==> flow/design.v <==
`timescale 1ns / 1ps
module br_generator #(               
        parameter   freq        = 100000000,      
                    baud_rate   = 19200,      
                    N           = 10
    )
    (
        input clk,        
        input reset,             
        output tick              
    );
    reg [N-1:0] counter;         
    wire [N-1:0] next;           
    parameter modulo = freq / (baud_rate * 16);
    always @(posedge clk)
        if(reset)
            counter <= 0;
        else
            counter <= next;
    assign next = (counter == (modulo-1)) ? 0 : counter + 1;
    assign tick = (counter == (modulo-1)) ? 1'b1 : 1'b0;
endmodule
module top_rx_tx (
    input clk,
    input reset,
    input i_rx,
    input tx_signal,
    output o_tx,
    output o_tx_done,
    output o_rx_done,
    output [7:0] resultado
);
    wire [7:0] data_byte;
    wire rx_done;
    assign resultado = data_byte;
    assign o_rx_done = rx_done;
    br_generator #(
        .freq(100_000_000),  
        .baud_rate(19_200),  
        .N(10)
    ) br_gen_inst (
        .clk(clk),
        .reset(reset),
        .tick(ticks)
    );
    uart_rx #(
        .DATA_WIDTH(8),
        .SB_TICKS(16)
    ) uart_rx_inst (
        .clk(clk),
        .reset(reset),
        .i_ticks(ticks),
        .i_rx(i_rx),
        .o_rx_done(rx_done),
        .o_data_byte(data_byte)
    );
    parameter [7:0] data_to_tx = 8'b11111111;
    uart_tx #(
        .DATA_WIDTH(8),
        .SB_TICKS(16)
    ) uart_tx_inst (
        .clk(clk),
        .reset(reset),
        .i_tx_signal(tx_signal),
        .i_ticks(tick),
        .i_data_byte(data_to_tx),
        .o_tx_done(o_tx_done),
        .o_tx(o_tx)
    );
endmodule
`timescale 1ns / 1ps
module uart_rx #(
    parameter   DATA_WIDTH = 8,
                SB_TICKS   = 16
)
(
    input                   clk,
    input                   reset,
    input                   i_ticks,
    input                   i_rx,
    output reg              o_rx_done,
    output [DATA_WIDTH-1:0] o_data_byte
);
    localparam [3:0]    IDLE_STATE  = 4'b0001;
    localparam [3:0]    START_STATE = 4'b0010;
    localparam [3:0]    DATA_STATE  = 4'b0100;
    localparam [3:0]    STOP_STATE  = 4'b1000;
    reg [3:0]               state;
    reg [3:0]               next_state;
    reg [3:0]               tick_reg;
    reg [3:0]               tick_next;
    reg [2:0]               nbits_reg;
    reg [2:0]               nbits_next;
    reg [DATA_WIDTH-1:0]    data_reg;
    reg [DATA_WIDTH-1:0]    data_next;
    always @(posedge clk ) begin
        if (reset) begin
            state <= IDLE_STATE;
            tick_reg <= 0;
            nbits_reg <= 0;
            data_reg <= 0;  
            o_rx_done = 1'b0;          
        end
        else begin
            state <= next_state;
            tick_reg <= tick_next;
            nbits_reg <= nbits_next;
            data_reg <= data_next;
        end  
    end
    always @(*) begin
        next_state = state;
        tick_next = tick_reg;
        nbits_next = nbits_reg;
        data_next = data_reg;
        case (state)
            IDLE_STATE: begin
                if(~i_rx) begin
                    next_state = START_STATE;
                    tick_next = 0;
                end
            end
            START_STATE: begin
                o_rx_done = 1'b0;          
                if (i_ticks) begin
                    if(tick_reg == 7) begin
                        next_state = DATA_STATE;
                        tick_next = 0;
                        nbits_next = 0;
                    end
                    else
                        tick_next = tick_reg + 1;
                end
            end
            DATA_STATE: begin
                if (i_ticks) begin
                    if (tick_reg == 15) begin
                        tick_next = 0;
                        data_next = {i_rx, data_reg[DATA_WIDTH-1:1]};
                        if (nbits_reg == (DATA_WIDTH-1))
                            next_state = STOP_STATE;
                        else 
                            nbits_next = nbits_reg + 1;
                    end
                    else
                        tick_next = tick_reg + 1;
                end
            end
            STOP_STATE: begin
                if (i_ticks) begin
                    if (tick_reg == (SB_TICKS-1)) begin
                        next_state = IDLE_STATE;
                        o_rx_done = 1'b1;                        
                    end 
                    else
                        tick_next = tick_reg + 1;                        
                end
            end
            default: 
            next_state = IDLE_STATE;   
        endcase 
    end
    assign o_data_byte = data_reg;
endmodule
`timescale 1ns / 1ps
module uart_tx #(
    parameter   DATA_WIDTH = 8,
                SB_TICKS   = 16
)
(
    input wire                   clk,
    input wire                   reset,
    input wire                   i_tx_signal,     
    input wire                   i_ticks,         
    input wire [DATA_WIDTH-1:0]  i_data_byte,     
    output reg                   o_tx_done,       
    output wire                  o_tx
    );
    localparam [3:0]    IDLE_STATE  = 4'b0001;
    localparam [3:0]    START_STATE = 4'b0010;
    localparam [3:0]    DATA_STATE  = 4'b0100;
    localparam [3:0]    STOP_STATE  = 4'b1000;
    reg [3:0]               state;
    reg [3:0]               next_state;
    reg [3:0]               tick_reg;
    reg [3:0]               tick_next;
    reg [2:0]               nbits_reg;
    reg [2:0]               nbits_next;
    reg [DATA_WIDTH-1:0]    data_reg;
    reg [DATA_WIDTH-1:0]    data_next;
    reg                     tx_reg;
    reg                     tx_next;
    always @(posedge clk) begin
        if (reset) begin
            state <= IDLE_STATE;
            tick_reg <= 0;
            nbits_reg <= 0;
            data_reg <= 0;
            tx_reg <= 1'b1;
        end
        else begin
            state <= next_state;
            tick_reg <= tick_next;
            nbits_reg <= nbits_next;
            data_reg <= data_next;
            tx_reg <= tx_next;
        end   
    end
    always @(*) begin
        next_state = state;
        o_tx_done = 1'b0;
        tick_next = tick_reg;
        nbits_reg = nbits_next;
        data_next = data_reg;
        tx_next = tx_reg;
        case (state)
            IDLE_STATE: begin
                tx_next = 1'b1;
                if(i_tx_signal) begin
                    next_state = START_STATE;
                    tick_next = 0;
                    data_next = i_data_byte;
                end             
            end
            START_STATE: begin
                tx_next = 1'b0;
                if(i_ticks)begin
                    if (tick_reg == 15) begin
                        next_state = DATA_STATE;
                        tick_next = 0;
                        nbits_next = 0;
                    end
                    else
                        tick_next = tick_reg + 1;
                end
            end
            DATA_STATE: begin
                tx_next = data_reg[0];
                if (i_ticks) begin
                    if (tick_reg == 15) begin
                        tick_next = 0;
                        data_next = data_reg >> 1;
                        if(nbits_reg == (DATA_WIDTH-1))
                            next_state = STOP_STATE;
                        else
                            nbits_next = nbits_reg + 1;
                    end
                    else
                        tick_next = tick_reg + 1;  
                end
            end
            STOP_STATE: begin
                tx_next = 1'b1;
                if(i_ticks) begin
                    if(tick_reg == (SB_TICKS-1)) begin
                        next_state = IDLE_STATE;
                        o_tx_done = 1'b1;
                    end
                    else 
                        tick_next = tick_reg + 1;
                end
            end
        endcase
    end
    assign o_tx = tx_reg;
endmodule
From RTL to reports: top_rx_tx
The steps from the RTL of top_rx_tx to its reports follow in flow order.
Line numbers count from 1 in the design file above.
Operators: Yosys type, input widths -> output width; for muxes data width and select width s.
Library cell names are shortened.
Not given: --
- top module: top_rx_tx
- clock: clk
- library: sky130hd
- library corner: tt_025C_1v80

After elaboration
Yosys after proc, flatten, opt, wreduce and memory -nomap, before mapping. Memory bits, and registers merged into a memory's read port (data or address), are not among the register bits. Print and check cells are not counted. Equal cells are merged and count once.
- flip-flop bits (word level) at 46
- input bits: 4
- noted output and inout bits: 11
- cells after elaboration at 106
- $add $sub $neg at 4
- equality and inequality tests at 32
- muxes and demuxes: 44
- bitwise gates (word level) at 1
- reduce/logical cells: 16
- operator list (operator ; number):
    $mux 4 ; 25
    $pmux 4 s4 ; 2
    $pmux 4 s3 ; 2
    $mux 8 ; 3
    $ne 2x1->1 const B ; 11
    $ne 2x2->1 const B ; 8
    $eq 4x4->1 const B ; 4
    $pmux 8 s2 ; 1
    $mux 3 ; 5
    $eq 4x3->1 const B ; 3
    $reduce_and 6->1 ; 2
    $add 10x1->10 const B ; 1
    $eq 10x9->1 const B ; 1
    $reduce_and 9->1 ; 1
    $add 4x1->4 const B ; 2
    $eq 4x1->1 const B ; 2
    $eq 4x2->1 const B ; 2
    $reduce_bool 4->1 ; 2
    $reduce_and 8->1 ; 1
    $reduce_or 2->1 ; 3
    $reduce_bool 3->1 ; 2
    $pmux 3 s2 ; 1
    $reduce_and 5->1 ; 1
    $reduce_bool 2->1 ; 2
    $reduce_and 4->1 ; 1
    $mux 1 ; 4
    $add 3x1->3 const B ; 1
    $eq 3x3->1 const B ; 1
Not listed: further kinds 3, cells in them 3.

Depth
Depth = most cells in a row (Yosys ltp): at word level without a register or memory, in the mapped netlist without a sequential cell, where the memories' decode and read muxes count.
- word-level depth at 5
- ABC_AREA: 0
- depth in mapped cells at 8
- mapped depth without buffers at 6

Synthesis result
The flow's flattened synthesis, as Yosys stat reports it; memories are mapped. The netlist is that of the ABC_AREA named above (0 if unset); the other value can give another one.
- cell count at 204
- mapped area: 1762.9 um^2
- noted sequential area: 780.7 um^2
- noted flip-flops: 39
- buffers: 14
- cells by type (cell type ; number ; area in all (um^2)):
    dfxtp_1 ; 39 ; 780.749
    a21oi_1 ; 21 ; 105.101
    o21ai_0 ; 18 ; 90.086
    ha_1 ; 6 ; 75.072
    nand3_1 ; 13 ; 65.062
    nor2_1 ; 16 ; 60.058
    and2_1 ; 7 ; 43.792
    nand4_1 ; 6 ; 37.536
    xnor2_1 ; 4 ; 35.034
    nand2_1 ; 9 ; 33.782
    clkbuf_1 ; 8 ; 30.029
    inv_1 ; 8 ; 30.029
    buf_4 ; 3 ; 22.522
    nor3_1 ; 4 ; 20.019
    and3_1 ; 3 ; 18.768
    or3_1 ; 3 ; 18.768
    a31o_2 ; 2 ; 17.517
    xor2_1 ; 2 ; 17.517
Not listed: further types 25, cells in them 32.
By module: a second synthesis without flattening, with its own total; a netlist apart from the flattened one above.
- cells (unflattened synthesis): 253
- noted area (unflattened synthesis): 2183.3 um^2
Rows give one instance, submodules left out.
- modules (module ; instances ; cells ; area (um^2) ; sequential area (um^2)):
    uart_rx ; 1 ; 103 ; 912.1 ; 380.4
    uart_tx ; 1 ; 94 ; 779.5 ; 340.3
    br_generator ; 1 ; 54 ; 484.2 ; 200.2
    top_rx_tx ; 1 ; 2 ; 7.5 ; 0.0

Path before layout
Source: OpenSTA report_checks on the synthesized netlist (no wires, ideal clock, input and output delay 20% of the period each), path of least setup slack; recovery checks are left aside. Register names are those of the netlist, which keeps one name where synthesis merged equal registers.
- path kind: flip-flop to flip-flop
- start point: reg br_gen_inst.counter[0]
- end point: reg uart_rx_inst.tick_reg[2]
- clock period at 2.42 ns
- setup time at 0.074 ns
- time at the first pin at 0.000 ns
- arrival at 1.505 ns
- noted required time: 2.346 ns
- noted path slack: 0.840 ns
- path delay at 1.579 ns
- driving pins on the path at 8
- path buffers: 1
- noted synthesis period reached: 1.58 ns
"path delay" is the arrival time less input delay plus setup time.
"driving pins on the path" counts driving pins, that of a launching flip-flop among them; a cell with two outputs on the path counts twice.
"synthesis period reached" = period - worst setup slack (recovery checks aside). The figure is calculated, with input and output delays left at 20% of the set period.
The rows between start and end are the longest chain of elaborated cells between them; the timing report does not say that the signal goes this way. Where chains are equally long, one stands for them.
A line is the first line of the expression or statement that the cell stems from. Yosys adds cells for indexed reads and writes and turns some case tables into memories.
- cell sequence: dfxtp_1 > inv_1 > ha_1 > and3b_1 > buf_4 > nand4_1 > or4_1 > a31oi_1
- cells in the longest elaborated chain at 4
- noted elaborated cells between the ends (all ways): 10
- classes of those cells: eq/ne (4); mux (5); reduce/logical (1)
- ends and longest elaborated chain, post-synthesis (item ; line ; source):
    start, declared ; 12 ; reg [N-1:0] counter;
    start, assigned ; 17 ; counter <= 0;
    start, assigned ; 19 ; counter <= next;
    $eq 10x9->1 ; 21 ; assign tick = (counter == (modulo-1)) ? 1'b1 : 1'b0;
    $mux 1 ; 21 ;
    $mux 4 ; 150 ; if (i_ticks) begin
    $pmux 4 s4 ; 116 ; case (state)
    end, assigned ; 99 ; tick_reg <= 0;
    end, assigned ; 106 ; tick_reg <= tick_next;
    end, declared ; 90 ; reg [3:0]               tick_reg;

Timing after layout
Path of least setup slack in the final report of flow run 1 (OpenROAD, finished layout, wires in). Where an end is a register, its clock arrival counts in the times.
- path kind: flip-flop to flip-flop
- start point: reg br_gen_inst.counter[9]
- end point: reg uart_rx_inst.tick_reg[2]
- clock period at 1.24 ns
- setup time at 0.07 ns
- time at the first pin at 0.29 ns
- arrival at 1.85 ns
- noted required time: 1.46 ns
- noted path slack: -0.39 ns
- driving pins on the path at 5
- path buffers: 0
The rows between start and end are the longest chain of elaborated cells between them; the timing report does not say that the signal goes this way. Where chains are equally long, one stands for them.
- cell sequence: dfxtp_1 > and4bb_2 > nand4_1 > or4_1 > a31oi_1
- cells in the longest elaborated chain at 4
- noted elaborated cells between the ends (all ways): 10
- classes of those cells: eq/ne (4); mux (5); reduce/logical (1)
- ends and longest elaborated chain, post-layout (item ; line ; source):
    start, declared ; 12 ; reg [N-1:0] counter;
    start, assigned ; 17 ; counter <= 0;
    start, assigned ; 19 ; counter <= next;
    $eq 10x9->1 ; 21 ; assign tick = (counter == (modulo-1)) ? 1'b1 : 1'b0;
    $mux 1 ; 21 ;
    $mux 4 ; 150 ; if (i_ticks) begin
    $pmux 4 s4 ; 116 ; case (state)
    end, assigned ; 99 ; tick_reg <= 0;
    end, assigned ; 106 ; tick_reg <= tick_next;
    end, declared ; 90 ; reg [3:0]               tick_reg;

Add stored flow runs of top_rx_tx

Module top_rx_tx, platform sky130hd: 2 stored runs of the flow (Yosys, OpenROAD) with differing settings, in no particular order. Input and output delays are each 20% of the period that was set; the output load is 0.01 pF.
"clock period achieved" means the clock period less the worst setup slack. The figure is calculated, with input and output delays left at 20% of the set period.
"worst path time" means the part of the period allowed to the worst setup path (the constraints hold back 20% at inputs and 20% at outputs) less its slack; where the path has registers, the arrival times of their clocks count too.
"total power after layout" rests on the timing tool's default activity at the inputs, not on a simulated workload.

Flow run 1
Settings were period_ns = 1.24; CORE_UTILIZATION = 48; PLACE_DENSITY_LB_ADDON = 0.12; CORE_MARGIN = 9; CTS_CLUSTER_DIAMETER = 167; CAP_MARGIN = 15; SLEW_MARGIN = 20
- netlist area reported by Yosys at 1762.9 um^2
- die outline area: 6178.8 um^2
- post-route utilization at 0.788
- setup slack of the worst path: -0.388 ns
- sum of negative setup slack at -5.766 ns
- noted the total power after layout: 0.002592 W
- clock period achieved at 1.628 ns
- worst path time at 1.63 ns
- worst setup path type: flip-flop to flip-flop

Flow run 2
Settings were period_ns = 1.83; CORE_UTILIZATION = 47; PLACE_DENSITY_LB_ADDON = 0.15; CELL_PAD_IN_SITES_GLOBAL_PLACEMENT = 2; TNS_END_PERCENT = 5; GPL_ROUTABILITY_DRIVEN = 1; MIN_ROUTING_LAYER = met2; CAP_MARGIN = 20; CORE_MARGIN = 2; SLEW_MARGIN = 20
- netlist area reported by Yosys at 1762.9 um^2
- die outline area: 4256.9 um^2
- post-route utilization at 0.561
- setup slack of the worst path: 0.099 ns
- sum of negative setup slack at 0.000 ns
- noted the total power after layout: 0.001568 W
- clock period achieved at 1.731 ns
- worst path time at 1.73 ns
- worst setup path type: flip-flop to flip-flop
